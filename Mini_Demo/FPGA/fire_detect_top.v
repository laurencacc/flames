==> flow/design.v <==
module fire_detect(
  input clk,
  input [15:0] lux_in,
  input data_valid,
  output reg fire_detected
);
  reg [15:0] ema = 0;
  reg ema_initialized = 0;
  parameter EMA_ALPHA = 8'd20;
  parameter THRESHOLD_OFFSET = 16'd200;
  wire [15:0] ema_new;
  wire [16:0] threshold;
  assign ema_new = ((EMA_ALPHA * lux_in) + ((64 - EMA_ALPHA) * ema)) >> 6;
  assign threshold = {1'b0, ema} + {1'b0, THRESHOLD_OFFSET};
  always @(posedge clk) begin
    if (data_valid) begin
      if (!ema_initialized) begin
        ema <= lux_in;
        ema_initialized <= 1;
      end else begin
        ema <= ema_new;
      end
      fire_detected <= ({1'b0, lux_in} > threshold) ? 1'b1 : 1'b0;
    end
  end
endmodule
`timescale 1ns / 1ps
module fire_detect_top(
  input CLK100MHZ,             
  input JA1,                   
  input JA3,                   
  input JA4,                   
  output JA7,                  
  output LED0                  
);
  wire [15:0] lux_data;
  wire valid;
  wire detect;
  wire debug_led;              
  spi_slave spi_inst (
    .clk(CLK100MHZ),
    .spi_clk(JA3),
    .spi_mosi(JA1),
    .spi_cs(JA4),
    .data_out(lux_data),
    .data_valid(valid),
    .debug_led(debug_led)      
  );
  fire_detect fire_inst (
    .clk(CLK100MHZ),
    .lux_in(lux_data),
    .data_valid(valid),
    .fire_detected(detect)
  );
  assign JA7 = detect;
  assign LED0 = debug_led;     
endmodule
module spi_slave (
  input wire clk,               
  input wire spi_clk,           
  input wire spi_mosi,          
  input wire spi_cs,            
  output reg [15:0] data_out,   
  output reg data_valid,        
  output reg debug_led          
);
  reg [15:0] shift_reg = 0;
  reg [4:0] bit_cnt = 0;
  reg [1:0] spi_clk_sync = 0;
  reg [1:0] spi_mosi_sync = 0;
  reg spi_clk_prev = 0;
  wire spi_clk_rising = (spi_clk_sync[1] == 1) && (spi_clk_prev == 0);
  always @(posedge clk) begin
    spi_clk_sync  <= {spi_clk_sync[0], spi_clk};
    spi_mosi_sync <= {spi_mosi_sync[0], spi_mosi};
    spi_clk_prev <= spi_clk_sync[1];
    data_valid <= 0;
    if (!spi_cs) begin
      if (spi_clk_rising) begin
        shift_reg <= {shift_reg[14:0], spi_mosi_sync[1]};
        bit_cnt <= bit_cnt + 1;
        if (bit_cnt == 15) begin
          data_out <= {shift_reg[14:0], spi_mosi_sync[1]};
          data_valid <= 1;
          bit_cnt <= 0;
          debug_led <= ~debug_led;   
        end
      end
    end else begin
      bit_cnt <= 0;
    end
  end
endmodule
## Step by step through the tools: fire_detect_top

Tool output for the design above, in the order of the flow.
Line numbers count from 1 in the design file above.
Operators carry their Yosys type and port widths (W data, S select, Z words).
The mark -- stands for no value.

| set-up | value |
|---|---|
| design top | fire_detect_top |
| clock port | CLK100MHZ |
| cell library | sky130hd |
| corner | tt_025C_1v80 |

## Elaborated design

Source: Yosys, flattened and elaborated, memories not mapped. Widths are those after wreduce. Registers that Yosys merges into a memory's read port (data or address) are not register bits. Print and check cells do not count. Equal cells are merged and count once.

| word-level totals | value |
|---|---|
| word-level cells | 30 |
| output and inout bits | 2 |
| bits in registers | 61 |

| operators by class | value |
|---|---|
| reductions and logical operators | 4 |
| order comparisons | 1 |
| mux-type cells | 4 |
| add/subtract/negate cells | 3 |
| equal/unequal tests | 1 |
| multipliers | 2 |
| bitwise gates (word level) | 4 |

Operators by type and width:

| kind | count |
|---|---|
| $mul A4 B16 Y20 const A | 1 |
| $mul A3 B16 Y19 const A | 1 |
| $add A22 B22 Y22 | 1 |
| $gt A16 B17 Y1 | 1 |
| $add A16 B8 Y17 const B | 1 |
| $mux W16 | 1 |
| $add A5 B1 Y5 const B | 1 |
| $eq A5 B4 Y1 const B | 1 |
| $mux W5 | 1 |
| $not A1 Y1 | 4 |
| $reduce_and A3 Y1 | 1 |
| $reduce_and A2 Y1 | 1 |
| $reduce_or A2 Y1 | 1 |
| $mux W1 | 2 |
| $logic_and A1 B1 Y1 | 1 |

## Logic depth

Depth = most cells in a row (Yosys ltp): at word level without a register or memory, in the mapped netlist without a sequential cell, where the memories' decode and read muxes count.

| depth | value |
|---|---|
| depth after elaboration | 4 |
| ABC_AREA | 1 |
| mapped depth | 27 |

## After synthesis

Yosys stat after the flow's synthesis: flattened, memories mapped to cells. It holds for the ABC_AREA given above (unset counts as 0); a run with the other value may have another netlist.
The area totals of this step are shown rounded.

| mapped netlist | value |
|---|---|
| buffer cells | 3 |
| synthesis area | 6,180 um2 |
| flip-flops | 61 |
| sequential area | 1,720 um2 |
| cell count | 805 |

Cells by type:

| type | count | total area (um2) |
|---|---|---|
| sky130_fd_sc_hd__edfxtp_1 | 50 | 1,501.44 |
| sky130_fd_sc_hd__ha_1 | 101 | 1.26E+03 |
| sky130_fd_sc_hd__nand2_1 | 209 | 784.502 |
| sky130_fd_sc_hd__inv_1 | 133 | 499.229 |
| sky130_fd_sc_hd__a21oi_1 | 56 | 280.269 |
| sky130_fd_sc_hd__fa_1 | 14 | 280.269 |
| sky130_fd_sc_hd__nand3_1 | 50 | 250.24 |
| sky130_fd_sc_hd__dfxtp_1 | 11 | 220.211 |
| sky130_fd_sc_hd__nor2_1 | 54 | 202.694 |
| sky130_fd_sc_hd__xor2_1 | 21 | 183.926 |
| sky130_fd_sc_hd__xnor2_1 | 15 | 131.376 |
| sky130_fd_sc_hd__o21ai_0 | 19 | 95.091 |
| sky130_fd_sc_hd__nor3_1 | 13 | 65.062 |
| sky130_fd_sc_hd__a21o_1 | 7 | 52.55 |
| sky130_fd_sc_hd__nand3b_1 | 7 | 52.55 |
| sky130_fd_sc_hd__o21bai_1 | 5 | 37.536 |
| sky130_fd_sc_hd__nand4_1 | 4 | 25.024 |
| sky130_fd_sc_hd__nor3_2 | 2 | 20.019 |

Not listed: further types 23, cells in them 34.

## Timing after synthesis

OpenSTA on the mapped netlist: ideal clock, no wires. The path of least setup slack (recovery checks aside). Input and output delay are each 20% of the period. Register names are those of the netlist, which keeps one name where synthesis merged equal registers.

| timing path post-synthesis | value |
|---|---|
| path kind | register to register |
| start point | reg fire_inst.ema[4] |
| end point | reg fire_inst.ema[15] |
| arrival | 3.397 ns |
| path delay | 3.650 ns |
| clock period | 8.34 ns |
| setup slack | 4.690 ns |
| driving pins on the path | 24 |
| buffers on the path | 0 |
| data required time | 8.087 ns |
| synthesis period reached | 3.65 ns |

"path delay" = arrival - input delay + setup time.
"driving pins on the path": output pins that drive a net of the path, with the launching flip-flop's if there is one; two outputs of one cell count as two.
"synthesis period reached" is the clock period less the worst setup slack; recovery checks do not enter. This is arithmetic on one report: input and output delays are still those of the set period (20% each).
The rows between start and end are the longest chain of elaborated cells between them; the timing report does not say that the signal goes this way. Where chains are equally long, one stands for them.
A line is the first line of the expression or statement that the cell stems from. Yosys adds cells for indexed reads and writes and turns some case tables into memories.

| between the ends, post-synthesis | value |
|---|---|
| cells stage by stage | sky130_fd_sc_hd__edfxtp_1 > sky130_fd_sc_hd__ha_1 > sky130_fd_sc_hd__inv_1 > sky130_fd_sc_hd__fa_1 > sky130_fd_sc_hd__inv_1 > sky130_fd_sc_hd__ha_1 > sky130_fd_sc_hd__a21oi_1 > sky130_fd_sc_hd__nand2_1 > sky130_fd_sc_hd__a21oi_1 > sky130_fd_sc_hd__o21bai_1 > sky130_fd_sc_hd__nand2_1 > sky130_fd_sc_hd__nand2_1 > sky130_fd_sc_hd__nand2_1 > sky130_fd_sc_hd__nand2_1 > sky130_fd_sc_hd__ha_1 > sky130_fd_sc_hd__nand2_1 > sky130_fd_sc_hd__nor2_1 > sky130_fd_sc_hd__nand2_1 > sky130_fd_sc_hd__nor2_1 > sky130_fd_sc_hd__nand2_1 > sky130_fd_sc_hd__nand3_1 > sky130_fd_sc_hd__nand2_1 > sky130_fd_sc_hd__nand3_1 > sky130_fd_sc_hd__nand2_1 |
| length of the longest elaborated chain | 3 |

RTL lines, path post-synthesis:

| item | line | RTL |
|---|---|---|
| start: declaration | 7 | `reg [15:0] ema = 0;` |
| start: assignment | 18 | `ema <= lux_in;` |
| start: assignment | 21 | `ema <= ema_new;` |
| $mul A4 B16 Y20 | 13 | `assign ema_new = ((EMA_ALPHA * lux_in) + ((64 - EMA_ALPHA) * ema)) >> 6;` |
| $add A22 B22 Y22 | 13 |  |
| $mux W16 | 17 | `if (!ema_initialized) begin` |
| end: assignment | 18 |  |
| end: assignment | 21 |  |
| end: declaration | 7 |  |

## Worst path after layout

From the final timing report of record 1: the path of least setup slack in the routed layout; clock arrival at registers is part of the times.

| timing path after layout | value |
|---|---|
| path kind | register to register |
| start point | reg fire_inst.ema[4] |
| end point | reg fire_inst.ema[15] |
| clock period | 4.84 ns |
| data required time | 4.94 ns |
| buffers on the path | 0 |
| arrival | 4.42 ns |
| setup slack | 0.52 ns |
| driving pins on the path | 24 |

The rows between start and end are the longest chain of elaborated cells between them; the timing report does not say that the signal goes this way. Where chains are equally long, one stands for them.

| between the ends, after layout | value |
|---|---|
| cells stage by stage | sky130_fd_sc_hd__edfxtp_1 > sky130_fd_sc_hd__ha_1 > sky130_fd_sc_hd__inv_1 > sky130_fd_sc_hd__fa_1 > sky130_fd_sc_hd__inv_1 > sky130_fd_sc_hd__ha_1 > sky130_fd_sc_hd__a21oi_1 > sky130_fd_sc_hd__nand2_1 > sky130_fd_sc_hd__a21oi_1 > sky130_fd_sc_hd__o21bai_1 > sky130_fd_sc_hd__nand2_1 > sky130_fd_sc_hd__nand2_1 > sky130_fd_sc_hd__nand2_1 > sky130_fd_sc_hd__nand2_1 > sky130_fd_sc_hd__ha_1 > sky130_fd_sc_hd__nand2_1 > sky130_fd_sc_hd__nor2_1 > sky130_fd_sc_hd__nand2_1 > sky130_fd_sc_hd__nor2_1 > sky130_fd_sc_hd__nand2_1 > sky130_fd_sc_hd__nand3_1 > sky130_fd_sc_hd__nand2_1 > sky130_fd_sc_hd__nand3_1 > sky130_fd_sc_hd__nand2_1 |
| length of the longest elaborated chain | 3 |

RTL lines, path after layout:

| item | line | RTL |
|---|---|---|
| start: declaration | 7 | `reg [15:0] ema = 0;` |
| start: assignment | 18 | `ema <= lux_in;` |
| start: assignment | 21 | `ema <= ema_new;` |
| $mul A4 B16 Y20 | 13 | `assign ema_new = ((EMA_ALPHA * lux_in) + ((64 - EMA_ALPHA) * ema)) >> 6;` |
| $add A22 B22 Y22 | 13 |  |
| $mux W16 | 17 | `if (!ema_initialized) begin` |
| end: assignment | 18 |  |
| end: assignment | 21 |  |
| end: declaration | 7 |  |

--- measured runs ---
Stored flow runs of fire_detect_top (2 of them; Yosys, OpenROAD, sky130hd). They differ in their settings and are not a sequence. Constraints: input delay and output delay 20% of the set period each, output load 0.01 pF.
"worst setup path time" is the time allowed to the run's worst setup path (the clock period less input and output delay, where it has them) less its slack. Clock arrival times count: a late capture clock shortens it, a late launch clock lengthens it.
"power consumption" rests on the timing tool's default activity at the inputs, not on a simulated workload.
Values from the reports are rounded here.

#### Record 1

| setting | value |
|---|---|
| period_ns | `4.84` |
| CORE_UTILIZATION | `31` |
| SETUP_SLACK_MARGIN | `-0.47` |
| PLACE_DENSITY_LB_ADDON | `0.19` |
| HOLD_SLACK_MARGIN | `0.0` |
| TNS_END_PERCENT | `85` |
| ABC_AREA | `1` |
| GPL_TIMING_DRIVEN | `0` |
| GPL_ROUTABILITY_DRIVEN | `1` |
| CTS_CLUSTER_DIAMETER | `195` |
| MAX_ROUTING_LAYER | `met4` |
| CAP_MARGIN | `20` |
| CORE_MARGIN | `2` |
| SLEW_MARGIN | `20` |

| result | value |
|---|---|
| power consumption | 1.20 mW |
| smallest setup slack | 0.519 ns |
| area inside the die boundary | 21,100 um2 |
| Yosys chip area after synthesis | 6,180 um2 |
| total negative slack on setup checks | 0.000 ns |
| worst hold slack in the final report | 0.326 ns |
| worst setup path time | 4.32 ns |
| worst setup path kind | register to register |
| standard-cell area of the final layout | 6,850 um2 |

#### Record 2

| setting | value |
|---|---|
| period_ns | `5.3` |
| CORE_UTILIZATION | `19` |
| CORE_ASPECT_RATIO | `1.94` |
| GPL_ROUTABILITY_DRIVEN | `0` |
| CTS_CLUSTER_DIAMETER | `156` |
| CAP_MARGIN | `35` |
| MAX_ROUTING_LAYER | `met4` |
| CORE_MARGIN | `2` |
| SLEW_MARGIN | `20` |

| result | value |
|---|---|
| standard-cell area of the final layout | 6,240 um2 |
| worst setup path time | 4.81 ns |
| worst setup path kind | register to register |
| area inside the die boundary | 30,200 um2 |
| Yosys chip area after synthesis | 5,470 um2 |
| power consumption | 1.07 mW |
| worst hold slack in the final report | 0.325 ns |
| total negative slack on setup checks | 0.000 ns |
| smallest setup slack | 0.488 ns |
--- end ---
