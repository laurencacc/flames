==> flow/design.v <==
module fire_alert_logic #(
    parameter DELAY_CYCLES = 10
)(
    input  wire clk,
    input  wire reset_n,
    input  wire fft_flag_in,
    input  wire cam_flag_in,
    output reg  final_alert_out,
    output wire fft_debug,
    output wire cam_debug
);
    reg fft_sync0, fft_sync1;
    reg cam_sync0, cam_sync1;
    always @(posedge clk or negedge reset_n) begin
        if (!reset_n) begin
            fft_sync0 <= 0; fft_sync1 <= 0;
            cam_sync0 <= 0; cam_sync1 <= 0;
        end else begin
            fft_sync0 <= fft_flag_in;
            fft_sync1 <= fft_sync0;
            cam_sync0 <= cam_flag_in;
            cam_sync1 <= cam_sync0;
        end
    end
    reg fft_latched, cam_latched;
    always @(posedge clk or negedge reset_n) begin
        if (!reset_n) begin
            fft_latched <= 0;
            cam_latched <= 0;
        end else begin
            if (fft_sync1) fft_latched <= 1;
            if (cam_sync1) cam_latched <= 1;
        end
    end
    assign fft_debug = fft_latched;
    assign cam_debug = cam_latched;
    localparam DELAY_WIDTH = 4;
    reg [DELAY_WIDTH-1:0] delay_cnt;
    reg delay_active;
    always @(posedge clk or negedge reset_n) begin
        if (!reset_n) begin
            delay_cnt       <= 0;
            delay_active    <= 0;
            final_alert_out <= 0;
        end else if (!final_alert_out) begin
            if (fft_latched && cam_latched && !delay_active) begin
                delay_active <= 1;
                delay_cnt    <= 0;
            end
            if (delay_active) begin
                if (delay_cnt < DELAY_CYCLES - 1) begin
                    delay_cnt <= delay_cnt + 1;
                end else begin
                    final_alert_out <= 1;
                end
            end
        end
    end
endmodule
module top (
    input wire clk,                
    input wire reset_n,            
    input wire fft_flag_in,        
    input wire cam_flag_in,        
    output wire final_alert_out,   
    output wire [2:0] led          
);
    wire fft_debug;
    wire cam_debug;
    fire_alert_logic fire_logic_inst (
        .clk(clk),
        .reset_n(reset_n),
        .fft_flag_in(fft_flag_in),
        .cam_flag_in(cam_flag_in),
        .final_alert_out(final_alert_out),
        .fft_debug(fft_debug),
        .cam_debug(cam_debug)
    );
    assign led[0] = fft_debug;
    assign led[1] = cam_debug;
    assign led[2] = final_alert_out;
endmodule
# From RTL to reports: top

What the tools print for top, step after step.
Lines are those of the file above, counted from 1.
Library cell names are shortened.
Not given: n/a

Design top: top
Clock: clk
Standard-cell library: sky130hd
Timing corner: tt_025C_1v80

# After elaboration

Source: Yosys, flattened and elaborated, memories not mapped. Widths are those after wreduce. Registers that Yosys merges into a memory's read port (data or address) are not register bits. Print and check cells do not count. Equal cells are merged and count once.

Output and inout bits: 4
Register bits after elaboration: 12
Elaborated cells: 22

Reductions and logical operators: 4
Multiplexer cells: 6
Bitwise gates (word level): 1
Magnitude comparators: 1
$add $sub $neg: 1

Operator list:

| operator                                     | number |
| two-way mux 4 bit                            | 3 |
| adder 4 x 1 -> 4 bit (second input constant) | 1 |
| < comparator 4 bit (second input constant)   | 1 |
| two-way mux 1 bit                            | 3 |
| logical AND 1 bit                            | 2 |
| AND reduction 2 bit                          | 1 |
| NOT 1 bit                                    | 1 |
| zero test 1 bit                              | 1 |

# Depth

Yosys ltp: most cells in a row. Word level: on the elaborated netlist, between registers, memories and ports. Mapped: between sequential cells and ports; inverters and the memories' decode and read muxes count.

Word-level depth: 5
ABC_AREA: 0
Gate-level depth with buffers: 5
Depth with buffers taken out: 5

# Netlist

Yosys stat after the flow's synthesis: flattened, memories mapped to cells. It holds for the ABC_AREA given above (unset counts as 0); a run with the other value may have another netlist.

Cell types:

| type      | number | area in all (µm²) |
| dfrtp_1   | 12     | 300.288 |
| mux2i_1   | 3      | 30.029 |
| nand4bb_4 | 1      | 27.526 |
| ha_1      | 2      | 25.024 |
| buf_4     | 3      | 22.522 |
| inv_1     | 4      | 15.014 |
| nand2b_4  | 1      | 13.763 |
| a211oi_2  | 1      | 12.512 |
| nand2b_1  | 2      | 12.512 |
| or2_2     | 2      | 12.512 |
| nand2_1   | 3      | 11.261 |
| a21oi_2   | 1      | 8.758 |
| a22o_1    | 1      | 8.758 |
| a31o_1    | 1      | 8.758 |
| and3_1    | 1      | 6.256 |

Buffer cells: 3
Cell area after synthesis: 515.5 µm²
Cell count: 38
Flip-flops: 12

The figures by module come from a second, unflattened synthesis with its own total; it is not the netlist above.

Cells (unflattened synthesis): 38
Area (unflattened synthesis): 515.5 µm²

Rows give one instance, submodules left out.

By module:

| module           | area (µm²) | cells | times used | sequential area (µm²) |
| fire_alert_logic | 493.0      | 35    | 1          | 300.3 |
| top              | 22.5       | 3     | 1          | 0.0 |

# Path before layout

OpenSTA on the mapped netlist: ideal clock, no wires. The path of least setup slack (recovery checks aside). Input and output delay are each 20% of the period. Register names are those of the netlist, which keeps one name where synthesis merged equal registers.

Path kind: flip-flop to flip-flop
Start point: reg fire_logic_inst.delay_cnt[0]
End point: reg fire_logic_inst.delay_cnt[2]
Setup time: 79 ps
Slack: -13 ps
Data arrival time: 1,104 ps
Clock period: 1,170 ps
Stages: 6
Path delay: 1,183 ps
Synthesis period reached: 1,183 ps

"path delay" is the arrival time less input delay plus setup time.
"stages": output pins that drive a net of the path, with the launching flip-flop's if there is one; two outputs of one cell count as two.
"synthesis period reached" is the clock period less the worst setup slack; recovery checks do not enter. This is arithmetic on one report: input and output delays are still those of the set period (20% each).
Between the ends stands the longest chain of elaborated cells between them, by number of cells; it is not shown to be the way that was timed. Of several equally long chains one is given.
A line is the first line of the expression or statement that the cell stems from. Yosys adds cells for indexed reads and writes and turns some case tables into memories.
At most two assigning lines are given for a register; there are more.

Cell sequence: dfrtp_1 inv_1 ha_1 nand2b_4 a211oi_2 mux2i_1
Cells in the longest elaborated chain: 3
Elaborated cells on any way between the ends: 4
RTL lines with such cells: 3

RTL lines, path post-synthesis:

| what                 | RTL line | text |
| start: declaration   | 38       | `reg [DELAY_WIDTH-1:0] delay_cnt;` |
| start: assignment    | 42       | `delay_cnt       <= 0;` |
| start: assignment    | 52       | `delay_cnt <= delay_cnt + 1;` |
| adder 4 x 1 -> 4 bit | 52       |  |
| two-way mux 4 bit    | 51       | `if (delay_cnt < DELAY_CYCLES - 1) begin` |
| two-way mux 4 bit    | 50       | `if (delay_active) begin` |
| end: assignment      | 48       | `delay_cnt    <= 0;` |
| end: assignment      | 52       |  |
| end: declaration     | 38       |  |

# Timing after layout

Path of least setup slack in the final report of job 1 (OpenROAD, finished layout, wires in). Where an end is a register, its clock arrival counts in the times.
The report prints the path's times to 10 ps; the period is as set.

Path kind: flip-flop to flip-flop
Start point: reg fire_logic_inst.delay_cnt[0]
End point: reg fire_logic_inst.delay_cnt[2]
Stages: 6
Data arrival time: 1,490 ps
Setup time: 70 ps
Clock period: 1,380 ps
Slack: 90 ps

Between the ends stands the longest chain of elaborated cells between them, by number of cells; it is not shown to be the way that was timed. Of several equally long chains one is given.
At most two assigning lines are given for a register; there are more.

Cell sequence: dfrtp_1 inv_1 ha_1 nand2b_4 a211oi_2 mux2i_1
Cells in the longest elaborated chain: 3
Elaborated cells on any way between the ends: 4
RTL lines with such cells: 3

RTL lines, path post-layout:

| what                 | RTL line | text |
| start: declaration   | 38       | `reg [DELAY_WIDTH-1:0] delay_cnt;` |
| start: assignment    | 42       | `delay_cnt       <= 0;` |
| start: assignment    | 52       | `delay_cnt <= delay_cnt + 1;` |
| adder 4 x 1 -> 4 bit | 52       |  |
| two-way mux 4 bit    | 51       | `if (delay_cnt < DELAY_CYCLES - 1) begin` |
| two-way mux 4 bit    | 50       | `if (delay_active) begin` |
| end: assignment      | 48       | `delay_cnt    <= 0;` |
| end: assignment      | 52       |  |
| end: declaration     | 38       |  |

Record of 2 stored runs of the RTL-to-layout flow on top, platform sky130hd. The runs are unordered. Constraints: input delay and output delay 20% of the set period each, output load 0.01 pF.
Among the settings, - means not set for that run.

| setting or result                                       | job 1   | job 2   |
| period_ns                                               | 1.38    | 1.99    |
| CORE_UTILIZATION                                        | 38      | 27      |
| PLACE_DENSITY                                           | 0.39    | -       |
| CORE_MARGIN                                             | 2       | 2       |
| CELL_PAD_IN_SITES_GLOBAL_PLACEMENT                      | 2       | -       |
| TNS_END_PERCENT                                         | 5       | -       |
| GPL_ROUTABILITY_DRIVEN                                  | 1       | -       |
| CAP_MARGIN                                              | 15      | 20      |
| MIN_ROUTING_LAYER                                       | met1    | -       |
| SLEW_MARGIN                                             | 20      | 20      |
| PLACE_DENSITY_LB_ADDON                                  | -       | 0.13    |
| ABC_AREA                                                | -       | 1       |
| GPL_TIMING_DRIVEN                                       | -       | 1       |
| cell area after synthesis (µm²)                         | 515.5   | 495.5   |
| die outline area (µm²)                                  | 1,667.1 | 2,193.5 |
| area of the standard cells in the finished layout (µm²) | 650.6   | 610.6   |
| setup slack of the critical path (ps)                   | 91      | 372     |
